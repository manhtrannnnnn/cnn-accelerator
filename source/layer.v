==> flow/design.v <==
`timescale 1ns / 1ps
module comparator2 #(
    parameter DATA_WIDTH = 16,
    parameter POOL_TYPE = 1
    )(
    input ce,
    input [DATA_WIDTH-1:0] in1,
    input [DATA_WIDTH-1:0] in2,
    output [DATA_WIDTH-1:0] comp_op
    ); 
    reg [DATA_WIDTH-1:0] temp;
    assign comp_op = ce ? temp : 'd0;
    always@(*)
    begin
        if(POOL_TYPE == 0)
        begin
            temp = in1 + in2;        
        end
        else begin
            temp = (in1 > in2) ? in1 : in2;
        end
    end
endmodule
`timescale 1ns / 1ps
module control_logic2 #(
    parameter INPUT_SIZE = 9'h004,    
    parameter POOL_SIZE = 9'h002     
)(
    input clk,             
    input master_rst,       
    input ce,            
    output reg [1:0] sel, 
    output reg rst_m,     
    output reg op_en,      
    output reg load_sr,    
    output reg global_rst,  
    output reg end_op       
);
    integer row_count = 0;         
    integer col_count = 0;        
    integer count = 0;         
    integer nbgh_row_count = 0;   
    always @(posedge clk) begin
        if (master_rst) begin
            sel <= 2'b00;
            load_sr <= 0;
            rst_m <= 0;
            op_en <= 0;
            global_rst <= 1;
            end_op <= 0;
        end else begin
            if (((col_count + 1) % POOL_SIZE != 0) && (row_count == POOL_SIZE - 1) && 
                (col_count == POOL_SIZE * count + (POOL_SIZE - 2)) && ce) begin
                op_en <= 1;
            end else begin
                op_en <= 0;
            end
            if (ce) begin
                if (nbgh_row_count == INPUT_SIZE / POOL_SIZE) begin
                    end_op <= 1;
                end else begin
                    end_op <= 0;
                end
                if (((col_count + 1) % POOL_SIZE != 0) && (col_count == INPUT_SIZE - 2) && 
                    (row_count == POOL_SIZE - 1)) begin
                    global_rst <= 1;
                end else begin
                    global_rst <= 0;
                end
                if ((((col_count + 1) % POOL_SIZE == 0) && (count != INPUT_SIZE / POOL_SIZE - 1) && 
                    (row_count != POOL_SIZE - 1)) || ((col_count == INPUT_SIZE - 1) && 
                    (row_count == POOL_SIZE - 1))) begin
                    rst_m <= 1;
                end else begin
                    rst_m <= 0;
                end
                if (((col_count + 1) % POOL_SIZE != 0) && (col_count == INPUT_SIZE - 2) && 
                    (row_count == POOL_SIZE - 1)) begin
                    sel <= 2'b10;
                end else if ((((col_count) % POOL_SIZE == 0) && (count == INPUT_SIZE / POOL_SIZE - 1) && 
                            (row_count != POOL_SIZE - 1)) || 
                           (((col_count) % POOL_SIZE == 0) && (count != INPUT_SIZE / POOL_SIZE - 1) && 
                            (row_count == POOL_SIZE - 1))) begin
                    sel <= 2'b01;
                end else begin
                    sel <= 2'b00;
                end
                if ((((col_count + 1) % POOL_SIZE == 0) && (count == INPUT_SIZE / POOL_SIZE - 1)) || 
                    (((col_count + 1) % POOL_SIZE == 0) && (count != INPUT_SIZE / POOL_SIZE - 1))) begin
                    load_sr <= 1;
                end else begin
                    load_sr <= 0;
                end
            end
        end
    end
    always @(posedge clk) begin
        if (master_rst) begin
            row_count <= 0;
            col_count <= 32'hffffffff;
            count <= 32'hffffffff;
            nbgh_row_count <= 0;
        end else if (ce) begin
            if (global_rst) begin
                row_count <= 0;
                col_count <= 0;
                count <= 0;
                nbgh_row_count <= nbgh_row_count + 1;
            end else begin
                if (((col_count + 1) % POOL_SIZE == 0) && (count == INPUT_SIZE / POOL_SIZE - 1) && 
                    (row_count != POOL_SIZE - 1)) begin
                    col_count <= 0;
                    row_count <= row_count + 1;
                    count <= 0;
                end else begin
                    col_count <= col_count + 1;
                    if (((col_count + 1) % POOL_SIZE == 0) && (count != INPUT_SIZE / POOL_SIZE - 1)) begin
                        count <= count + 1;
                    end
                end
            end
        end
    end
endmodule
`timescale 1ns/1ps
module convolver #(
    parameter DATA_WIDTH = 8,
    parameter INPUT_SIZE = 28,
    parameter KERNEL_SIZE = 3,
    parameter STRIDE = 1
) (
    input clk, ce, global_rst, 
    input [DATA_WIDTH-1:0] myInput,
    input [(KERNEL_SIZE*KERNEL_SIZE)*DATA_WIDTH-1:0] weight,
    input [DATA_WIDTH-1:0] bias,
    output [DATA_WIDTH-1:0] conv_op,
    output reg valid_conv, end_conv
);
    wire [DATA_WIDTH-1:0] weight_tmp [KERNEL_SIZE*KERNEL_SIZE-1:0];
    wire [DATA_WIDTH-1:0] tmp [KERNEL_SIZE*KERNEL_SIZE+1:0];
    generate 
        genvar j;
        for (j = 0; j < KERNEL_SIZE*KERNEL_SIZE; j = j + 1) begin
            assign weight_tmp[j][DATA_WIDTH-1:0] = weight[j*DATA_WIDTH +: DATA_WIDTH];
        end
    endgenerate
    assign tmp[0] = {DATA_WIDTH{1'b0}};
    generate 
        genvar i;
        for (i = 0; i < KERNEL_SIZE*KERNEL_SIZE; i = i + 1) begin: MAC
            if ((i + 1) % KERNEL_SIZE == 0) begin
                if (i == KERNEL_SIZE*KERNEL_SIZE-1) begin
                    mac_manual #(.DATA_WIDTH(DATA_WIDTH)) mac (
                        .clk(clk),
                        .ce(ce),
                        .rst(global_rst),
                        .a(myInput),
                        .b(weight_tmp[i]),
                        .tmp(tmp[i]),
                        .data_out(tmp[i+1])
                    );
                assign conv_op = tmp[i+1] + bias;
                end else begin
                    wire [DATA_WIDTH-1:0] tmp2;
                    mac_manual #(.DATA_WIDTH(DATA_WIDTH)) mac (
                        .clk(clk),
                        .ce(ce),
                        .rst(global_rst),
                        .a(myInput),
                        .b(weight_tmp[i]),
                        .tmp(tmp[i]),
                        .data_out(tmp2)
                    );
                    shift_register #(.DATA_WIDTH(DATA_WIDTH), .size(INPUT_SIZE-KERNEL_SIZE)) sr (
                        .clk(clk),
                        .ce(ce),
                        .rst(global_rst),
                        .data_in(tmp2),
                        .data_out(tmp[i+1])
                    );
                end
            end else begin
                mac_manual #(.DATA_WIDTH(DATA_WIDTH)) mac (
                    .clk(clk),
                    .ce(ce),
                    .rst(global_rst),
                    .a(myInput),
                    .b(weight_tmp[i]),
                    .tmp(tmp[i]),
                    .data_out(tmp[i+1])
                );
            end
        end
    endgenerate
    reg [$clog2(INPUT_SIZE):0] row_counter = 0;
    reg [$clog2(INPUT_SIZE):0] col_counter = 0;
    reg [$clog2(INPUT_SIZE*INPUT_SIZE):0] cycle_counter = 0;
    always @(posedge clk) begin
        if (global_rst) begin
            row_counter <= 0;
            col_counter <= 0;
            cycle_counter <= 0;
        end else if (ce) begin
            if (col_counter + STRIDE >= INPUT_SIZE) begin
                col_counter <= 0;
                if (row_counter + STRIDE >= INPUT_SIZE) begin
                    row_counter <= 0;
                end else begin
                    row_counter <= row_counter + STRIDE;
                end
            end else begin
                col_counter <= col_counter + STRIDE;
            end
            cycle_counter <= cycle_counter + 1;
        end
    end
    always @(posedge clk) begin
        if (global_rst) begin
            valid_conv <= 0;
        end else if (ce) begin
            if ((row_counter >= KERNEL_SIZE-1 && row_counter < INPUT_SIZE && 
                 (row_counter - (KERNEL_SIZE-1)) % STRIDE == 0) &&
                (col_counter >= KERNEL_SIZE-1 && col_counter < INPUT_SIZE && 
                 (col_counter - (KERNEL_SIZE-1)) % STRIDE == 0)) begin
                valid_conv <= 1;
            end else begin
                valid_conv <= 0;
            end
        end
    end
    always @(posedge clk) begin
        if (global_rst) begin
            end_conv <= 0;
        end else if (ce && cycle_counter >= INPUT_SIZE*INPUT_SIZE) begin
            end_conv <= 1;
        end else begin
            end_conv <= 0;
        end
    end
endmodule
`timescale 1ns / 1ps
module input_mux #(
    parameter DATA_WIDTH = 8
)(
    input [DATA_WIDTH-1:0] in1,
    input [DATA_WIDTH-1:0] in2,
    input [1:0] sel,
    output [DATA_WIDTH-1:0] op
    );
    assign op = (sel == 2'b01) ? in1 : ((sel == 2'b00) ? in2: 0);
endmodule
`timescale 1ns/1ps
module layer #(
    parameter DATA_WIDTH = 8,                  
    parameter INPUT_SIZE = 28,                  
    parameter KERNEL_SIZE = 3,                
    parameter POOL_SIZE = 2,                    
    parameter STRIDE = 1,                          
    parameter ACTIVATION_TYPE = 1'b1,        
    parameter POOL_TYPE = 1'b1                     
)(
    input clk, global_rst, ce,
    input [DATA_WIDTH-1:0] myInput,
    input [KERNEL_SIZE*KERNEL_SIZE*DATA_WIDTH-1:0] weight,
    input [DATA_WIDTH-1:0] bias,
    output [DATA_WIDTH-1:0] data_out,
    output valid_op, 
    output end_op
);
    wire[DATA_WIDTH-1:0] conv_op;
    wire [DATA_WIDTH-1:0] act_op;
    wire valid_conv, end_conv;
    wire valid_pooling;
    assign valid_pooling = valid_conv && (!end_conv);
    convolver #(
        .DATA_WIDTH(DATA_WIDTH), 
        .INPUT_SIZE(INPUT_SIZE), 
        .KERNEL_SIZE(KERNEL_SIZE), 
        .STRIDE(STRIDE)
    ) conv(
        .clk(clk),
        .ce(ce),
        .global_rst(global_rst),
        .myInput(myInput),
        .weight(weight),
        .bias(bias),
        .conv_op(conv_op),
        .valid_conv(valid_conv),
        .end_conv(end_conv)
    );
    generate
        if(ACTIVATION_TYPE == 1'b0) begin
            tanh_activation #(.dataWidth(DATA_WIDTH), .addrWidth(256)) tanh_act(
                .data_in(conv_op),
                .data_out(act_op)
            );
        end
        else begin
            relu_activation #(.DATA_WIDTH(DATA_WIDTH)) relu_act(
                .data_in(conv_op),
                .data_out(act_op)
            );
        end
    endgenerate
    pooler #(
        .INPUT_SIZE(INPUT_SIZE-KERNEL_SIZE+1),
        .POOL_SIZE(POOL_SIZE), 
        .DATA_WIDTH(DATA_WIDTH), 
        .POOL_TYPE(POOL_TYPE)
    ) max_pooling(
        .clk(clk),
        .ce(valid_pooling),
        .master_rst(global_rst),
        .data_in(act_op),
        .data_out(data_out),
        .valid_op(valid_op),
        .end_op(end_op)
    );
endmodule
`timescale  1ns/1ps
module mac_manual #(
    parameter DATA_WIDTH = 16
)(
    input clk, ce, rst,
    input [DATA_WIDTH-1:0] a, b, 
    input [DATA_WIDTH-1:0] tmp,
    output reg [DATA_WIDTH-1:0] data_out
); 
    always @(posedge clk) begin
        if(rst) begin
            data_out <= 0;
        end
        else begin
            data_out <= (a * b) + tmp;
        end
    end
endmodule
`timescale 1ns / 1ps
module max_reg #(parameter DATA_WIDTH = 16) (
    input clk,
    input ce,
    input [DATA_WIDTH-1:0] data_in,
    input rst_m,
    input master_rst,
    output reg [DATA_WIDTH-1:0] reg_op
    );
    always@(posedge clk) 
    begin
    	if(master_rst)
    		reg_op <= 0;
    	else 
        begin
            if(ce) 
            begin
		   	  if(rst_m) begin
		    	 reg_op <=0;
		      end
		      else begin
		    	 reg_op <= data_in;
			 end
		    end
		end
	end
endmodule
`timescale 1ns / 1ps
module pooler #(
    parameter INPUT_SIZE = 9'h004,               
    parameter POOL_SIZE = 9'h002,                
    parameter DATA_WIDTH = 16,                   
    parameter POOL_TYPE = 1                      
)(
    input clk,                                   
    input ce,                                    
    input master_rst,                            
    input [DATA_WIDTH-1:0] data_in,             
    output [DATA_WIDTH-1:0] data_out,           
    output valid_op,                             
    output end_op                                
);
    wire rst_m;                               
    wire load_sr;                              
    wire global_rst;                            
    wire [1:0] sel;                            
    wire [DATA_WIDTH-1:0] comp_op;              
    wire [DATA_WIDTH-1:0] sr_op;                
    wire [DATA_WIDTH-1:0] max_reg_op;            
    wire [DATA_WIDTH-1:0] div_op;               
    wire [DATA_WIDTH-1:0] mux_out;             
    control_logic2 #(.INPUT_SIZE(INPUT_SIZE), .POOL_SIZE(POOL_SIZE)) control_logic_inst (
        .clk(clk),
        .master_rst(master_rst),
        .ce(ce),
        .sel(sel),
        .rst_m(rst_m),
        .op_en(valid_op),
        .load_sr(load_sr),
        .global_rst(global_rst),
        .end_op(end_op)
    );
    comparator2 #(
        .DATA_WIDTH(DATA_WIDTH),
        .POOL_TYPE(POOL_TYPE)
    ) comparator_inst (
        .ce(ce),
        .in1(data_in),
        .in2(mux_out),
        .comp_op(comp_op)
    );
    max_reg #(
        .DATA_WIDTH(DATA_WIDTH)
    ) max_reg_inst (
        .clk(clk),
        .ce(ce),
        .data_in(comp_op),
        .rst_m(rst_m),
        .master_rst(master_rst),
        .reg_op(max_reg_op)
    );
    shift_register #(
        .DATA_WIDTH(DATA_WIDTH),
        .size(INPUT_SIZE / POOL_SIZE)
    ) shift_register_inst (
        .clk(clk),
        .ce(load_sr),
        .rst(global_rst && master_rst),
        .data_in(comp_op),
        .data_out(sr_op)
    );
    input_mux #(
        .DATA_WIDTH(DATA_WIDTH)
    ) mux_inst (
        .in1(sr_op),           
        .in2(max_reg_op),     
        .sel(sel),             
        .op(mux_out)      
    );
    assign div_op = max_reg_op / (POOL_SIZE * POOL_SIZE);
    assign data_out = POOL_TYPE ? max_reg_op : div_op;
endmodule
`timescale 1ns/1ps
module relu_activation #(
    parameter DATA_WIDTH = 16
)(
    input [DATA_WIDTH-1:0] data_in,
    output [DATA_WIDTH-1:0] data_out
);
    assign data_out = (data_in[DATA_WIDTH-1] == 1) ? 0 : data_in;
endmodule
`timescale 1ns/1ps
module shift_register #(
    parameter DATA_WIDTH = 16,
    parameter size = 3
)(
    input clk, ce, rst,
    input [DATA_WIDTH-1:0] data_in,
    output [DATA_WIDTH-1:0] data_out
);
    reg [DATA_WIDTH-1:0] tmp[size-1:0];
    generate
        genvar l;
        for (l = 0; l < size; l = l + 1) begin
            always @(posedge clk) begin
                if (rst) begin
                    tmp[l] <= 'd0;
                end
                else if (ce) begin
                    if (l == 'd0) begin
                        tmp[l] <= data_in;  
                    end
                    else begin
                        tmp[l] <= tmp[l-1];
                    end
                end
            end
        end
    assign data_out = tmp[size-1];
    endgenerate
endmodule
# Reports on layer
# The steps from the RTL of layer to its reports follow in flow order.
# Lines are those of the file above, counted from 1.
# Operators carry their Yosys type and port widths (W data, S select, Z words).
# Library cell names are shortened.
# The mark n/a stands for no value.
# design
top	layer
clock	clk
cell_library	sky130hd
corner	tt_025C_1v80

# Elaborated design
# Yosys after proc, flatten, opt, wreduce and memory -nomap, before mapping. Print and check cells are not counted. Equal cells are merged and count once.
# word_totals
inputBits	91
reg_bits	744
# op_classes
n_cmp	8
reduce_logical	34
equal	9
muxes	24
bitwise	2
n_addsub	16
n_mul	9
# op_table
op	count
$mul A8 B8 Y8	9
$mux W32	7
$add A32 B2 Y32 const B	4
$add A8 B8 Y8	9
$eq A32 B5 Y1 const B	2
$eq A32 B6 Y1 const B	2
$logic_not A32 Y1	2
$mux W8	5
$eq A32 B2 Y1 const B	1
$ne A32 B2 Y1 const B	1
$eq A32 B32 Y1	1
$ge A32 B5 Y1 const B	1
$ne A32 B5 Y1 const B	1
$reduce_bool A32 Y1	1
$logic_and A1 B1 Y1	20
$add A6 B1 Y7 const B	2
$ge A6 B2 Y1 const B	2
$lt A6 B5 Y1 const B	2
$mux W6	2
$add A11 B1 Y11 const B	1
$ge A11 B10 Y1 const B	1
$reduce_and A2 Y1	4
$gt A8 B8 Y1	1
$mux W1	8
$ge A7 B5 Y1 const B	1
$mux W7	1
$logic_or A1 B1 Y1	3
$reduce_bool A3 Y1	1
# Other operator kinds: 6; their cells: 7.

# Depth
# Yosys ltp: most cells in a row. Word level: on the elaborated netlist, between registers, memories and ports. Mapped: between sequential cells and ports; inverters and the memories' decode and read muxes count.
# logic_depth
ltp_word	7
abc_area	0
mapped_depth	20
mapped_depth_nobuf	17

# After synthesis
# Yosys stat after the flow's synthesis: flattened, memories mapped to cells. It holds for the ABC_AREA given above (unset counts as 0); a run with the other value may have another netlist.
# The area totals of this step are shown rounded.
# types
cell	count
dfxtp_1	744
mux2i_1	501
fa_1	157
nor2_1	645
ha_1	180
xnor2_1	190
inv_1	355
nand2_1	288
and2_1	139
clkbuf_1	194
xor2_1	80
o21ai_0	109
a21oi_1	79
nand4_1	56
nor2b_1	49
nand3_1	46
nor4_1	35
a221o_1	21
# Not listed: further types 50, cells in them 310.
# synth_totals
cell_count	4178
synth_area_um2	38500
ffs	744
seq_area_um2	14900
# By module: a second synthesis without flattening, with its own total; a netlist apart from the flattened one above.
# hier_totals
cells_unflattened	4067
area_unflattened_um2	39200
# Each row is one instance without its submodules.
# by_module
mod	cells	mod_area_um2	instances
shift_register	644	7190	2
mac_manual #(DATA_WIDTH=8)	145	1280	9
control_logic2	848	7080	1
shift_register	336	3710	1
convolver	185	1570	1
max_reg #(DATA_WIDTH=8)	34	340	1
comparator2	42	334	1
input_mux #(DATA_WIDTH=8)	18	125	1
relu_activation #(DATA_WIDTH=8)	9	55.1	1
layer	1	13.8	1
pooler	1	6.3	1

# Timing after synthesis
# OpenSTA on the mapped netlist: ideal clock, no wires. The path of least setup slack (recovery checks aside). Input and output delay are each 20% of the period. Register names are those of the netlist, which keeps one name where synthesis merged equal registers.
# synth_path
path_kind	input -> register
from	in myInput[3]
to	reg conv.MAC[4].genblk1.mac.data_out[7]
setup_time_ns	0.128
clock_period_ns	7.14
launch_ns	1.428
n_path_buf	3
driving_pins	17
t_arrival_ns	5.295
input_delay_ns	1.428
path_slack_ns	1.717
required_ns	7.012
delay_ns	3.995
period_less_setup_slack_ns	5.423
# "delay_ns" = arrival - input delay + setup time.
# "driving_pins": output pins that drive a net of the path, with the launching flip-flop's if there is one; two outputs of one cell count as two.
# "period_less_setup_slack_ns" = period - worst setup slack (recovery checks aside). The figure is calculated, with input and output delays left at 20% of the set period.
# The rows between start and end are the longest chain of elaborated cells between them; the timing report does not say that the signal goes this way. Where chains are equally long, one stands for them.
# Each line given opens the expression or statement behind the cell; cells for indexed reads and writes are added by Yosys, which also makes memories of some case tables.
# synth_between
path_cell_list	clkbuf_1 clkbuf_1 clkbuf_1 nand2_1 fa_1 fa_1 inv_1 ha_1 inv_1 fa_1 inv_1 fa_1 a21o_1 a21oi_1 xnor2_1 xnor2_1 nor2_1
elab_chain_cells	2
# synth_rtl
element	line_no	rtl
from (decl)	263	input [DATA_WIDTH-1:0] myInput,
$mul A8 B8 Y8	334	data_out <= (a * b) + tmp;
$add A8 B8 Y8	334
to (assign)	331	data_out <= 0;
to (assign)	334
to (decl)	327	output reg [DATA_WIDTH-1:0] data_out

# Path in the finished layout
# From the final timing report of run 2: the path of least setup slack in the routed layout; clock arrival at registers is part of the times.
# layout_path
path_kind	input -> register
from	in myInput[5]
to	reg conv.MAC[5].genblk1.genblk1.mac.data_out[7]
n_path_buf	2
path_slack_ns	0.42
input_delay_ns	0.95
required_ns	5.24
t_arrival_ns	4.81
driving_pins	15
setup_time_ns	0.15
clock_period_ns	4.76
launch_ns	0.95
# The rows between start and end are the longest chain of elaborated cells between them; the timing report does not say that the signal goes this way. Where chains are equally long, one stands for them.
# layout_between
path_cell_list	clkdlybuf4s50_1 buf_12 nand2_1 fa_1 inv_1 fa_1 inv_1 fa_1 fa_1 inv_1 ha_1 a21oi_1 xnor2_1 xnor2_1 nor2_1
elab_chain_cells	2
# layout_rtl
element	line_no	rtl
from (decl)	263	input [DATA_WIDTH-1:0] myInput,
$mul A8 B8 Y8	334	data_out <= (a * b) + tmp;
$add A8 B8 Y8	334
to (assign)	331	data_out <= 0;
to (assign)	334
to (decl)	327	output reg [DATA_WIDTH-1:0] data_out

# Measured data: module layer, platform sky130hd, 2 stored runs of the flow under differing settings, order arbitrary. Input and output delays are each 20% of the period that was set; the output load is 0.01 pF.
# By "achievedPeriod_ns" is meant the clock period of the run minus its worst setup slack. This is arithmetic on one report: input and output delays are still those of the set period (20% each).
# By "worstPathTime_ns" is meant the share of the clock period that the worst setup path is allowed (20% is reserved at inputs, 20% at outputs), minus its slack. Clock arrival times at its registers enter into it.
# By "fin_power_uw" is meant OpenSTA's value without simulated activity: inputs other than the clock are taken to toggle once in ten clock periods, and the tool carries that through the logic.
# Results are given in rounded form.
# Settings: n/a = not set for that run.
# Among the results, n/a means that no value is shown for the run.
stored run	period_ns	CORE_UTILIZATION	SETUP_SLACK_MARGIN	CORE_MARGIN	CELL_PAD_IN_SITES_DETAIL_PLACEMENT	GPL_ROUTABILITY_DRIVEN	CTS_CLUSTER_DIAMETER	MAX_ROUTING_LAYER	CAP_MARGIN	SLEW_MARGIN	setup_tns_ns	ys_area_um2	fin_util_pct	achievedPeriod_ns	dieArea_um2	worstPathTime_ns	critical_path_type	layout_stdcell_area_um2	ws_setup_ns	fin_hold_ws_ns	fin_power_uw
run 1	4.33	58	0.65	3	2	1	283	met4	20	20	n/a	n/a	n/a	n/a	n/a	n/a	n/a	n/a	n/a	n/a	n/a
run 2	4.76	40	n/a	2	n/a	n/a	n/a	n/a	20	20	0.000	38500	46.4	4.337	98700	3.38	input -> register	44200	0.423	0.466	17700
# Run 1: did not finish, placement stopped with DPL-0033
